==> flow/design.v <==
`timescale 1ns / 1ps
module Clk_Divider(clk_in, div_clk0, clk0, rst);
	input clk_in;							 
	input [15:0] div_clk0;				 
	output reg clk0;						 
	input rst;
	reg [15:0] cont0; 
	always @(posedge clk_in) begin
		if (rst)begin  
			cont0=0;
		end 
		cont0 = cont0 + 1;
		if (cont0 == div_clk0)	 
			cont0 = 0;
	end
	always @(posedge clk_in) begin
		if ( cont0 < {1'b0,div_clk0[15:1]} )
			clk0 = 1;
		else
			clk0 = 0;
	end
endmodule
**Reports on Clk_Divider**

Tool output for the design above, in the order of the flow.
Line numbers count from 1 in the design file above.
Library cell names are shortened.
Not given: --

- Top module: Clk_Divider
- Clock input: clk_in
- Cell library: sky130hd
- Timing corner: tt_025C_1v80

**Word level**

Source: Yosys, flattened and elaborated, memories not mapped. Widths are those after wreduce; folded enables and synchronous resets count as part of the registers. Registers that Yosys merges into a memory's read port (data or address) are not register bits. Print and check cells do not count. Equal cells are merged and count once.

- Add/sub/neg operators: 1
- Reductions and logical operators: 0
- Multiply operators: 0
- Divide/modulo/power cells: 0
- Order comparisons: 1
- Mux-type cells: 2
- Shift-type cells: 0
- Equality and inequality tests: 1
- Bitwise logic cells: 0

Operator list:

| operator | number |
|---|---|
| 16-bit by 1-bit adder with 16-bit output with constant B | 1 |
| 16-bit by 15-bit < comparator with 1-bit output | 1 |
| 16-bit equality test | 1 |
| 16-bit 2-to-1 mux | 1 |
| 1-bit 2-to-1 mux | 1 |

- Input bits: 18
- Bits in registers: 17
- Memory bits (read-only): 0
- Output and inout port bits: 1
- Memories kept: 0
- Word width x clocked read ports: 0
- RAM bits: 0
- Cells after elaboration: 7
- Latch bits: 0

**Depth**

Longest topological path by Yosys (ltp), each cell counted once; first at word level (registers and memories cut), then after technology mapping (sequential cells cut; the memories' decode and read muxes count).

- Depth after elaboration: 3
- ABC_AREA: 0
- Depth in mapped cells: 10
- Mapped depth without buffers: 9

**Mapped cells and area**

Source: synth_stat.txt of the flow (Yosys; design flattened, memories mapped). It holds for the ABC_AREA given above (unset counts as 0); a run with the other value may have another netlist.
The area totals of this step are shown rounded.

- Buffers: 10
- Sequential area: 340 um2
- Mapped cells: 203
- Cell area after synthesis: 1700 um2
- Flip-flops: 17

Cell types:

| cell | number | total area (um2) |
|---|---|---|
| dfxtp_1 | 17 | 340.326 |
| ha_1 | 14 | 175.168 |
| xnor2_1 | 10 | 87.584 |
| inv_1 | 20 | 75.072 |
| nand2_1 | 13 | 48.797 |
| o21ai_0 | 9 | 45.043 |
| xnor3_1 | 2 | 45.043 |
| nor2_2 | 7 | 43.792 |
| xor2_1 | 5 | 43.792 |
| nor4_4 | 2 | 42.541 |
| nand4_1 | 6 | 37.536 |
| nor2_1 | 10 | 37.536 |
| nor2b_1 | 6 | 37.536 |
| nor3_1 | 7 | 35.034 |
| nor4_1 | 5 | 31.28 |
| a211oi_1 | 4 | 30.029 |
| a21oi_1 | 6 | 30.029 |
| mux2i_1 | 3 | 30.029 |

Other cell types: 41; their cells: 57.

**Worst setup path after synthesis**

Source: OpenSTA report_checks on the synthesized netlist (no wires, ideal clock, input and output delay 20% of the period each), path of least setup slack; recovery checks are left aside. Register names are those of the netlist, which keeps one name where synthesis merged equal registers.

- Path kind: in2reg
- Start point: input rst
- End point: register cont0[10]
- Stages: 9
- Time at the first pin: 0.694 ns
- Path slack: 0.786 ns
- Library setup time: 0.131 ns
- Input delay: 0.694 ns
- Buffers on the path: 2
- Data required time: 3.339 ns
- Arrival time: 2.553 ns
- Period: 3.47 ns
- Delay of the path: 1.990 ns
- Synthesis period reached: 2.684 ns

"delay of the path" = arrival - input delay + setup time.
"stages" counts driving pins, that of a launching flip-flop among them; a cell with two outputs on the path counts twice.
"synthesis period reached" is the clock period less the worst setup slack; recovery checks do not enter. This is arithmetic on one report: input and output delays are still those of the set period (20% each).
Between the ends stands the longest chain of elaborated cells between them, by number of cells; it is not shown to be the way that was timed. Of several equally long chains one is given.
Each line given opens the expression or statement behind the cell; cells for indexed reads and writes are added by Yosys, which also makes memories of some case tables.
A register here has more assigning lines than the two given.

- Path through: buf_2 -> nand4b_4 -> o311a_1 -> a31oi_1 -> mux2i_1 -> o2111ai_1 -> nor4_4 -> buf_6 -> nor3_2
- Length of the longest elaborated chain: 3
- Elaborated cells on any way between the ends: 3
- RTL lines with such cells: 3
- Those cells by class: add/sub (1); eq/ne (1); mux (1)

RTL lines, path post-synthesis:

| item | line | RTL |
|---|---|---|
| start, declared | 6 | `input rst;` |
| 16-bit 2-to-1 mux | 9 | `if (rst)begin` |
| 16-bit by 1-bit adder with 16-bit output | 12 | `cont0 = cont0 + 1;` |
| 16-bit equality test | 13 | `if (cont0 == div_clk0)` |
| end, assigned | 12 |  |
| end, assigned | 14 | `cont0 = 0;` |
| end, declared | 7 | `reg [15:0] cont0;` |

**Path in the finished layout**

From the final timing report of flow run 2: the path of least setup slack in the routed layout; clock arrival at registers is part of the times.

- Path kind: reg2reg
- Start point: register cont0[8]
- End point: register cont0[5]
- Path slack: -0.26 ns
- Library setup time: 0.10 ns
- Period: 2.2 ns
- Stages: 9
- Arrival time: 2.66 ns
- Data required time: 2.40 ns
- Buffers on the path: 1
- Time at the first pin: 0.30 ns

Between the ends stands the longest chain of elaborated cells between them, by number of cells; it is not shown to be the way that was timed. Of several equally long chains one is given.
A register here has more assigning lines than the two given.

- Path through: dfxtp_1 -> nand4_1 -> nor4_4 -> mux2i_2 -> xnor2_1 -> o21ai_1 -> nor4_4 -> buf_6 -> nor3_2
- Length of the longest elaborated chain: 3
- Elaborated cells on any way between the ends: 3
- RTL lines with such cells: 3
- Those cells by class: add/sub (1); eq/ne (1); mux (1)

RTL lines, path after layout:

| item | line | RTL |
|---|---|---|
| start, declared | 7 | `reg [15:0] cont0;` |
| start, assigned | 10 | `cont0=0;` |
| start, assigned | 12 | `cont0 = cont0 + 1;` |
| 16-bit 2-to-1 mux | 9 | `if (rst)begin` |
| 16-bit by 1-bit adder with 16-bit output | 12 |  |
| 16-bit equality test | 13 | `if (cont0 == div_clk0)` |
| end, assigned | 12 |  |
| end, assigned | 14 | `cont0 = 0;` |
| end, declared | 7 |  |

Data sheet: physical implementation of Clk_Divider

Flow measurements of Clk_Divider on sky130hd: 2 stored runs with different settings, listed in no order. Input and output delays are each 20% of the period that was set; the output load is 0.01 pF.
"period achieved": clock period set for the run, less the worst setup slack. It is reckoned from that one timing run; input and output delays stay at 20% of the period that was set.
"worst setup path time" is the time allowed to the run's worst setup path (the clock period less input and output delay, where it has them) less its slack. Clock arrival times count: a late capture clock shortens it, a late launch clock lengthens it.
"total power after layout" rests on the timing tool's default activity at the inputs, not on a simulated workload.
The results are shown rounded.
A setting shown as . is not set for that run.
Among the results, . means that no value is shown for the run.

| name | flow run 1 | flow run 2 |
|---|---|---|
| period_ns | 2.01 | 2.2 |
| CORE_UTILIZATION | 70 | 56 |
| PLACE_DENSITY_LB_ADDON | 0.09 | 0.03 |
| CORE_ASPECT_RATIO | 1.37 | . |
| CELL_PAD_IN_SITES_GLOBAL_PLACEMENT | 0 | . |
| CELL_PAD_IN_SITES_DETAIL_PLACEMENT | 1 | . |
| ABC_AREA | 1 | . |
| GPL_TIMING_DRIVEN | 0 | . |
| GPL_ROUTABILITY_DRIVEN | 1 | . |
| SLEW_MARGIN | 0 | 20 |
| MAX_ROUTING_LAYER | met4 | . |
| CAP_MARGIN | 20 | 15 |
| CORE_MARGIN | 2 | 2 |
| TNS_END_PERCENT | . | 85 |
| chip area in the Yosys report (um2) | . | 1700 |
| total die area (um2) | . | 3490 |
| standard-cell area after layout (um2) | . | 2520 |
| final design utilization (%) | . | 89.3 |
| setup slack of the critical path (ns) | . | -0.264 |
| total negative setup slack (ns) | . | -3.72 |
| final worst hold slack (ns) | . | 0.611 |
| total power after layout (µW) | . | 745 |
| period achieved (ns) | . | 2.464 |
| worst setup path time (ns) | . | 2.46 |
| worst setup path type | . | reg2reg |

Flow run 1: stopped before the end: placement reported DPL-0033
